==> flow/design.v <==
module jtsdram_bank(
    input             rst,
    input             clk,
    input             LVBL,
    output reg [21:0] addr,
    output reg        rd,
    output reg        wr,
    input             ack,
    input             rdy,
    input             we,
    input      [15:0] data_ref,
    input             start,
    input             slow,
    input      [31:0] data_read,
    output reg        bad,
    output reg        done
);
reg         dly_rd, wrtng;
reg  [ 3:0] slow_cnt;
wire [15:0] lfsr;
wire        slow_done;
assign slow_done = &slow_cnt;
jtsdram_rnd u_rnd(
    .rst    ( rst       ),
    .clk    ( clk       ),
    .adv    ( 1'b1      ),
    .lfsr   ( lfsr      )
);
always @(posedge clk, posedge rst) begin
    if( rst ) begin
        addr     <= 22'd0;
        bad      <= 0;
        done     <= 0;
        dly_rd   <= 0;
        rd       <= 0;
        wr       <= 0;
        slow_cnt <= 4'd0;
    end else begin
        if(!slow_done) slow_cnt<=slow_cnt+1'd1;
        if(start) begin
            addr <= 22'd0;
            rd   <= 1;
            done <= 0;
        end else if(!done) begin
            if( dly_rd && ( !slow ? LVBL : slow_done) ) begin
                dly_rd <= 0;
                if( !we || lfsr[0] ) begin
                    rd    <= 1;
                    wrtng <= 0;
                end else begin
                    wr    <= 1;
                    wrtng <= 1;
                end
            end
            if( ack ) begin
                rd <= 0;
            end
            else if( rdy ) begin
                if( &addr )
                    done <= 1;
                else begin
                    if( LVBL && !slow ) begin
                        if( !we || lfsr[0] ) begin
                            rd <= 1;
                            wrtng <= 0;
                        end else begin
                            wr    <= 1;
                            wrtng <= 1;
                        end
                        dly_rd <= 0;
                    end else begin
                        dly_rd <= 1;
                        slow_cnt <= lfsr[3:0];
                    end
                end
                addr <= addr + 1'd1;
                if( data_read[15:0] != data_ref && !wrtng ) bad <= 1;
            end
        end
    end
end
endmodule
module jtsdram_rnd(
    input             rst,
    input             clk,
    input             adv,
    output reg [15:0] lfsr
);
parameter [15:0] INITVAL=16'hcafe;
wire       lfsr_fb = ^{ lfsr[15:14], lfsr[12], lfsr[9], lfsr[7], lfsr[4], lfsr[2], lfsr[0] };
always @(posedge clk, posedge rst) begin
    if( rst )
        lfsr <= INITVAL;
    else begin
        if( adv )
            lfsr <= { lfsr_fb, lfsr[15:1] };
    end
end
endmodule
==> From RTL to reports: jtsdram_bank <==
What the tools print for jtsdram_bank, step after step.
Lines are those of the file above, counted from 1.
Cell names lack the library's common part.
{ "design": {"design": "jtsdram_bank", "clk_port": "clk", "library": "sky130hd", "corner": "tt_025C_1v80"} }

==> Elaborated design <==
Yosys after proc, flatten, opt, wreduce and memory -nomap, before mapping. Memory bits, and registers merged into a memory's read port (data or address), are not among the register bits. Print and check cells are not counted. Equal cells are merged and count once.
{ "bits": {"ff_bits": 48} }
{ "op_classes": {"addsub": 2, "n_eq": 3, "n_mux": 44, "n_logic": 4, "reduce_and_logical": 15} }
{ "ops": {"columns": ["cell", "n"], "rows": [
  ["2-to-1 mux 22 bit", 4],
  ["2-to-1 mux 1 bit", 33],
  ["2-to-1 mux 4 bit", 7],
  ["adder 22 x 1 -> 22 bit with constant B", 1],
  ["AND reduction 22 bit", 1],
  ["inequality test 16 bit", 1],
  ["parity 8 bit", 1],
  ["AND reduction 3 bit", 2],
  ["AND reduction 5 bit", 1],
  ["inverter 1 bit", 4],
  ["adder 4 x 1 -> 4 bit with constant B", 1],
  ["AND reduction 4 bit", 1],
  ["logical AND 1 bit", 3],
  ["zero test 1 bit", 3],
  ["inequality test 2 x 1 -> 1 bit with constant B", 1],
  ["inequality test 2 bit with constant B", 1],
  ["AND reduction 2 bit", 1],
  ["nonzero test 2 bit", 1],
  ["logical OR 1 bit", 1]
]} }

==> Logic depth <==
Yosys ltp: most cells in a row. Word level: on the elaborated netlist, between registers, memories and ports. Mapped: between sequential cells and ports; inverters and the memories' decode and read muxes count.
{ "depth": {"word_depth": 11, "ABC_AREA": 0, "mapped_depth": 6} }

==> Mapped cells and area <==
Source: synth_stat.txt of the flow (Yosys; design flattened, memories mapped). It holds for the ABC_AREA given above (unset counts as 0); a run with the other value may have another netlist.
{ "by_type": {"columns": ["type", "n"], "rows": [
  ["dfrtp_1", 36],
  ["dfstp_2", 11],
  ["xor2_1", 33],
  ["nor2_1", 28],
  ["xnor2_1", 11],
  ["mux2_2", 6],
  ["nand3_1", 10],
  ["nand4_1", 8],
  ["nand2_1", 13],
  ["nor4_1", 5],
  ["edfxtp_1", 1],
  ["a31o_2", 3],
  ["a21oi_1", 5],
  ["and3_1", 4],
  ["ha_1", 2],
  ["nor4_4", 1],
  ["nor2b_1", 3],
  ["nand4b_1", 2]
]} }
Other cell types: 17; their cells: 29.
{ "synth_totals": {"cell_count": 211, "area_um2": 2306.0, "sequential_area_um2": 1219.9, "ffs": 48, "buffers": 7} }
The figures by module come from a second, unflattened synthesis with its own total; it is not the netlist above.
{ "hier_totals": {"cells_unflattened": 229, "hier_area_um2": 2532.4} }
Each row is one instance without its submodules.
{ "modules": {"columns": ["module", "instances", "n_cells", "mod_area_um2"], "rows": [
  ["jtsdram_bank", 1, 189, 1831.8],
  ["jtsdram_rnd", 1, 40, 700.7]
]} }

==> Path before layout <==
OpenSTA on the mapped netlist: ideal clock, no wires. The path of least setup slack (recovery checks aside). Input and output delay are each 20% of the period. Register names are those of the netlist, which keeps one name where synthesis merged equal registers.
{ "synth_path": {"path_kind": "reg2reg", "from": "register addr[7]", "to": "register wrtng", "period_ps": 1830, "launch_ps": 0, "t_arrival_ps": 1591, "required_time_ps": 1570, "slack_ps": -20, "path_delay_ps": 1851, "path_stages": 7, "period_less_setup_slack_ps": 1850} }
"path_delay_ps" = arrival - input delay + setup time.
"path_stages": output pins that drive a net of the path, with the launching flip-flop's if there is one; two outputs of one cell count as two.
"period_less_setup_slack_ps" = period - worst setup slack (recovery checks aside). The figure is calculated, with input and output delays left at 20% of the set period.
The rows between start and end are the longest chain of elaborated cells between them; the timing report does not say that the signal goes this way. Where chains are equally long, one stands for them.
A line is the first line of the expression or statement that the cell stems from. Yosys adds cells for indexed reads and writes and turns some case tables into memories.
At most two assigning lines are given for a register; there are more.
{ "synth_via": {"cell_sequence": "dfrtp_1 > and3_1 > and4_1 > buf_2 > and4_4 > o21ai_2 > mux2_2", "elab_chain_len": 4, "cone_cells": 4, "classes_between": "mux: 3; reduce/logical: 1"} }
{ "synth_lines": {"columns": ["item", "line", "text"], "rows": [
  ["start: declaration", 5, "output reg [21:0] addr,"],
  ["start: assignment", 31, "addr     <= 22'd0;"],
  ["start: assignment", 76, "addr <= addr + 1'd1;"],
  ["AND reduction 22 bit", 59, "if( &addr )"],
  ["2-to-1 mux 1 bit", 59, null],
  ["2-to-1 mux 1 bit", 58, "else if( rdy ) begin"],
  ["2-to-1 mux 1 bit", 55, "if( ack ) begin"],
  ["end: assignment", 49, "wrtng <= 0;"],
  ["end: assignment", 52, "wrtng <= 1;"],
  ["end: declaration", 18, "reg         dly_rd, wrtng;"]
]} }

==> Worst path after layout <==
Path of least setup slack in the final report of run 1 (OpenROAD, finished layout, wires in). Where an end is a register, its clock arrival counts in the times.
The report prints the path's times to 10 ps; the period is as set.
{ "layout_path": {"path_kind": "in2reg", "from": "input ack", "to": "register addr[18]", "period_ps": 2990, "input_delay_ps": 600, "launch_ps": 600, "t_arrival_ps": 2310, "required_time_ps": 3160, "slack_ps": 860, "path_stages": 6} }
The rows between start and end are the longest chain of elaborated cells between them; the timing report does not say that the signal goes this way. Where chains are equally long, one stands for them.
At most two assigning lines are given for a register; there are more.
{ "layout_via": {"cell_sequence": "clkdlybuf4s50_1 > nand2b_1 > nor4_4 > nand4_1 > xor2_1 > nor2_1", "elab_chain_len": 3, "cone_cells": 5, "classes_between": "eq/ne: 1; mux: 3; reduce/logical: 1"} }
{ "layout_lines": {"columns": ["item", "line", "text"], "rows": [
  ["start: declaration", 8, "input             ack,"],
  ["2-to-1 mux 22 bit", 55, "if( ack ) begin"],
  ["2-to-1 mux 22 bit", 44, "end else if(!done) begin"],
  ["2-to-1 mux 22 bit", 40, "if(start) begin"],
  ["end: assignment", 41, "addr <= 22'd0;"],
  ["end: assignment", 76, "addr <= addr + 1'd1;"],
  ["end: declaration", 5, "output reg [21:0] addr,"]
]} }

==> results <==
jtsdram_bank through Yosys and OpenROAD on sky130hd: 2 stored runs, unordered, with their settings and measured results. The constraints put input and output delay at 20% of the set period each and load the outputs with 0.01 pF.
By "achieved_clock_period_ps" is meant the clock period of the run minus its worst setup slack. This is arithmetic on one report: input and output delays are still those of the set period (20% each).
"worstPathTime_ps" is the time allowed to the run's worst setup path (the clock period less input and output delay, where it has them) less its slack. Clock arrival times count: a late capture clock shortens it, a late launch clock lengthens it.
"power_mw": no workload was simulated; the value follows from the tool's default switching activity.
"worstPathTime_ps" is known to 10 ps.
[
  {
    "run": "run 1",
    "settings": { "period_ns": 2.99, "CORE_UTILIZATION": 30, "SETUP_SLACK_MARGIN": 0.27, "PLACE_DENSITY_LB_ADDON": 0.22, "CORE_ASPECT_RATIO": 0.77, "TNS_END_PERCENT": 55, "ABC_AREA": 0, "CTS_CLUSTER_DIAMETER": 393, "MIN_ROUTING_LAYER": "met1", "CAP_MARGIN": 20, "CORE_MARGIN": 2, "SLEW_MARGIN": 20 },
    "results": { "synth_area_um2": 2306.0, "design_die_area_um2": 8409.4, "stdcell_area_um2": 3186.8, "finish.utilization_pct": 42.1, "fin_ws_ps": 859, "fin_tns_ps": 0, "ws_hold_ps": 345, "power_mw": 1.417, "achieved_clock_period_ps": 2131, "worstPathTime_ps": 1530, "critical_path_kind": "in2reg" }
  },
  {
    "run": "run 2",
    "settings": { "period_ns": 1.61, "CORE_UTILIZATION": 22, "PLACE_DENSITY_LB_ADDON": 0.23, "CORE_ASPECT_RATIO": 1.22, "CORE_MARGIN": 6, "CELL_PAD_IN_SITES_GLOBAL_PLACEMENT": 0, "CELL_PAD_IN_SITES_DETAIL_PLACEMENT": 1, "MIN_ROUTING_LAYER": "met2", "CAP_MARGIN": 20, "SLEW_MARGIN": 20 },
    "results": { "synth_area_um2": 2306.0, "design_die_area_um2": 13094.6, "stdcell_area_um2": 3762.4, "finish.utilization_pct": 37.6, "fin_ws_ps": -64, "fin_tns_ps": -288, "ws_hold_ps": 355, "power_mw": 3.040, "achieved_clock_period_ps": 1674, "worstPathTime_ps": 1670, "critical_path_kind": "reg2reg" }
  }
]
