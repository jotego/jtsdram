==> flow/design.v <==
module jtsdram_prog(
    input             rst,
    input             clk,
    input             start,
    input             LVBL,
    output reg        done,
    output reg        dwnld_busy,
    input      [15:0] ba0_data,
    input      [15:0] ba1_data,
    input      [15:0] ba2_data,
    input      [15:0] ba3_data,
    output reg [21:0] prog_addr,
    output     [21:0] next_addr,
    output reg [15:0] prog_data,
    output     [ 1:0] prog_mask,
    output reg [ 1:0] prog_ba,
    output reg        prog_we,
    output            prog_rd,
    input             prog_ack,
    input             prog_rdy,
    output            rfsh
);
reg  [24:0] full_addr;
reg         half, wait_rdy, last_LVBL, rfsh_frame;
wire        addr_done;
assign prog_mask = { half, ~half } | {2{done}};
assign prog_rd = 0;
assign rfsh = rfsh_frame & ~LVBL;
assign next_addr = full_addr[22:1];
assign addr_done = &full_addr;
always @(posedge clk or posedge rst) begin
    if(rst) begin
        done       <= 0;
        dwnld_busy <= 0;
        full_addr  <= 25'd0;
        prog_we    <= 1'd0;
        prog_data  <= 16'd0;
        half       <= 0;
        prog_addr  <= 22'd0;
        prog_ba    <= 2'd0;
        wait_rdy   <= 0;
        rfsh_frame <= 0;
    end else begin
        if( start ) begin
            dwnld_busy <= 1;
            done       <= 0;
            full_addr  <= 25'd0;
            wait_rdy   <= 0;
        end else begin
            last_LVBL <= LVBL;
            if( LVBL && !last_LVBL ) rfsh_frame <= ~rfsh_frame;
            if( !done && !wait_rdy ) begin
                case( full_addr[24:23] )
                    2'd0: prog_data <= ba0_data;
                    2'd1: prog_data <= ba1_data;
                    2'd2: prog_data <= ba2_data;
                    2'd3: prog_data <= ba3_data;
                endcase  
                { prog_ba, prog_addr, half } <= full_addr;
                prog_we   <= 1;
                wait_rdy  <= 1;
                dwnld_busy <= 1;
            end
            if( prog_ack ) begin
                prog_we  <= 0;
            end else
            if( prog_rdy ) begin
                wait_rdy  <= 0;
                full_addr <= full_addr + 1'd1;
                if( addr_done ) begin
                    done       <= 1;
                    dwnld_busy <= 0;
                end
            end
        end
    end
end
endmodule
# From RTL to reports: jtsdram_prog

The steps from the RTL of jtsdram_prog to its reports follow in flow order.
Line numbers count from 1 in the design file above.
Cell names lack the library's common part.
A cell with -- has no value.

Top module: jtsdram_prog
Clock: clk
Library: sky130hd
Timing corner: tt_025C_1v80

# After elaboration

Source: Yosys, flattened and elaborated, memories not mapped. Widths are those after wreduce. Registers that Yosys merges into a memory's read port (data or address) are not register bits. Print and check cells do not count. Equal cells are merged and count once.

$add $sub $neg: 1
Equality and inequality tests: 4
Muxes and demuxes: 19
Bitwise logic cells: 7
Reduce/logical cells: 16

Operators with widths:

| cell                                                     | count |
| 25-bit two-way mux                                       | 3 |
| 16-bit parallel mux with 4-bit select                    | 1 |
| 25-bit by 1-bit adder with 25-bit output with constant B | 1 |
| 25-bit AND reduction                                     | 1 |
| 1-bit two-way mux                                        | 15 |
| 2-bit AND reduction                                      | 5 |
| 2-bit nonzero test                                       | 3 |
| 1-bit inverter                                           | 5 |
| 2-bit == test with constant B                            | 2 |
| 1-bit logical NOT                                        | 3 |
| 3-bit AND reduction                                      | 1 |
| 1-bit logical AND                                        | 2 |
| 2-bit by 1-bit == test with 1-bit output with constant B | 1 |
| 2-bit inequality test with constant B                    | 1 |
| 2-bit OR                                                 | 1 |
| 2-bit logical NOT                                        | 1 |
| 1-bit AND                                                | 1 |

Bits in registers: 72
Input port bits: 70
Output and inout bits: 69
Elaborated cells: 58

# Logic depth

Depth = most cells in a row (Yosys ltp): at word level without a register or memory, in the mapped netlist without a sequential cell, where the memories' decode and read muxes count.

Depth in word-level cells: 7
ABC_AREA: 0
Gate-level depth with buffers: 6
Mapped depth without buffers: 5

# Synthesis result

Source: synth_stat.txt of the flow (Yosys; design flattened, memories mapped). It holds for the ABC_AREA given above (unset counts as 0); a run with the other value may have another netlist.

Mapped cells: 293
Synthesis area: 3,716.1 µm²
Sequential part of the area: 1,806.7 µm²
Flip-flop cells: 72
Buffers: 41

Cell types:

| cell type | count | area in all (µm²) |
| dfrtp_1   | 71    | 1.78E+03 |
| mux2_2    | 41    | 461.693 |
| mux4_2    | 16    | 360.346 |
| buf_4     | 23    | 172.666 |
| xor2_1    | 8     | 70.067 |
| a21oi_1   | 13    | 65.062 |
| nor2_1    | 15    | 56.304 |
| clkbuf_8  | 4     | 55.053 |
| o31ai_1   | 6     | 45.043 |
| or4_1     | 6     | 45.043 |
| nand2_1   | 10    | 37.536 |
| or3_1     | 6     | 37.536 |
| o2111ai_1 | 4     | 35.034 |
| o21ai_0   | 7     | 35.034 |
| nand4_1   | 5     | 31.28 |
| and4_2    | 3     | 30.029 |
| buf_2     | 6     | 30.029 |
| edfxtp_1  | 1     | 30.029 |

Not listed: further types 28, cells in them 48.

# Path before layout

OpenSTA on the mapped netlist: ideal clock, no wires. The path of least setup slack (recovery checks aside). Input and output delay are each 20% of the period. Register names are those of the netlist, which keeps one name where synthesis merged equal registers.

Path kind: input to register
From: in prog_rdy
To: reg dwnld_busy
Clock period: 2.26 ns
Input delay: 0.452 ns
Setup time: 0.118 ns
Time at the first pin: 0.452 ns
Arrival: 1.569 ns
Data required time: 2.142 ns
Setup slack: 0.573 ns
Path delay: 1.235 ns
Driving pins on the path: 5
Path buffers: 1
Synthesis period reached: 1.687 ns

"path delay" is the arrival time less input delay plus setup time.
"driving pins on the path": output pins that drive a net of the path, with the launching flip-flop's if there is one; two outputs of one cell count as two.
"synthesis period reached" = period - worst setup slack (recovery checks aside). The figure is calculated, with input and output delays left at 20% of the set period.
The rows between start and end are the longest chain of elaborated cells between them; the timing report does not say that the signal goes this way. Where chains are equally long, one stands for them.
Each line given opens the expression or statement behind the cell; cells for indexed reads and writes are added by Yosys, which also makes memories of some case tables.
A register here has more assigning lines than the two given.

Cell sequence: nor2b_1 -> clkbuf_8 -> nand2_1 -> or4_4 -> a21o_1
Length of the longest elaborated chain: 3
Elaborated cells between the ends (all ways): 3
RTL lines with such cells: 3
Those cells by class: mux: 3

Ends and longest elaborated chain, post-synthesis:

| item              | line | source |
| from (decl)       | 20   | `input             prog_rdy,` |
| 1-bit two-way mux | 67   | `if( prog_rdy ) begin` |
| 1-bit two-way mux | 64   | `if( prog_ack ) begin` |
| 1-bit two-way mux | 44   | `if( start ) begin` |
| to (assign)       | 34   | `dwnld_busy <= 0;` |
| to (assign)       | 45   | `dwnld_busy <= 1;` |
| to (decl)         | 7    | `output reg        dwnld_busy,` |

# Path in the finished layout

Path of least setup slack in the final report of run 1 (OpenROAD, finished layout, wires in). Where an end is a register, its clock arrival counts in the times.

Path kind: register to output
From: reg done
To: out prog_mask[1]
Clock period: 2.44 ns
External output delay: 0.49 ns
Time at the first pin: 0.35 ns
Arrival: 1.62 ns
Data required time: 1.95 ns
Setup slack: 0.33 ns
Driving pins on the path: 3
Path buffers: 1

The rows between start and end are the longest chain of elaborated cells between them; the timing report does not say that the signal goes this way. Where chains are equally long, one stands for them.
A register here has more assigning lines than the two given.

Cell sequence: dfrtp_1 -> or2_2 -> clkdlybuf4s50_1
Length of the longest elaborated chain: 1
Elaborated cells between the ends (all ways): 1
RTL lines with such cells: 1
Those cells by class: logic: 1

Ends and longest elaborated chain, post-layout:

| item          | line | source |
| from (decl)   | 6    | `output reg        done,` |
| from (assign) | 33   | `done       <= 0;` |
| from (assign) | 46   | `done       <= 0;` |
| 2-bit OR      | 26   | `assign prog_mask = { half, ~half } \| {2{done}};` |
| to (decl)     | 15   | `output     [ 1:0] prog_mask,` |

Subject: jtsdram_prog on sky130hd, stored results

Hello all,

Record of 2 stored runs of the RTL-to-layout flow on jtsdram_prog, platform sky130hd. The runs are unordered. Constraints: input delay and output delay 20% of the set period each, output load 0.01 pF.
"achieved period" means the clock period less the worst setup slack. The figure is calculated, with input and output delays left at 20% of the set period.
"time used up by the worst setup path" means the part of the period allowed to the worst setup path (the constraints hold back 20% at inputs and 20% at outputs) less its slack; where the path has registers, the arrival times of their clocks count too.
By "power" is meant OpenSTA's value without simulated activity: inputs other than the clock are taken to toggle once in ten clock periods, and the tool carries that through the logic.
A setting shown as -- is not set for that run.

| setting or result                         | run 1              | run 2             |
| period_ns                                 | 2.44               | 1.65              |
| CORE_UTILIZATION                          | 46                 | 22                |
| SETUP_SLACK_MARGIN                        | -0.04              | --                |
| CORE_ASPECT_RATIO                         | 1.04               | 1.66              |
| CELL_PAD_IN_SITES_GLOBAL_PLACEMENT        | 1                  | 2                 |
| GPL_ROUTABILITY_DRIVEN                    | 0                  | 1                 |
| CTS_CLUSTER_SIZE                          | 72                 | 96                |
| CAP_MARGIN                                | 5                  | 20                |
| CORE_MARGIN                               | 2                  | 5                 |
| SLEW_MARGIN                               | 20                 | 20                |
| PLACE_DENSITY                             | --                 | 0.74              |
| TNS_END_PERCENT                           | --                 | 50                |
| ABC_AREA                                  | --                 | 0                 |
| GPL_TIMING_DRIVEN                         | --                 | 0                 |
| smallest setup slack (ns)                 | 0.334              | -0.016            |
| achieved period (ns)                      | 2.106              | 1.666             |
| power (mW)                                | 2.969              | 4.562             |
| standard-cell area after layout (µm²)     | 5,312.6            | 6,174.7           |
| area of the synthesized netlist (µm²)     | 3,716.1            | 3,716.1           |
| area of the die (µm²)                     | 8,813.6            | 19,674.8          |
| time used up by the worst setup path (ns) | 1.62               | 1.34              |
| kind of the worst setup path              | register to output | input to register |
| utilization of the finished layout        | 0.677              | 0.369             |
| post-route setup TNS (ns)                 | 0.000              | -0.016            |

Thanks
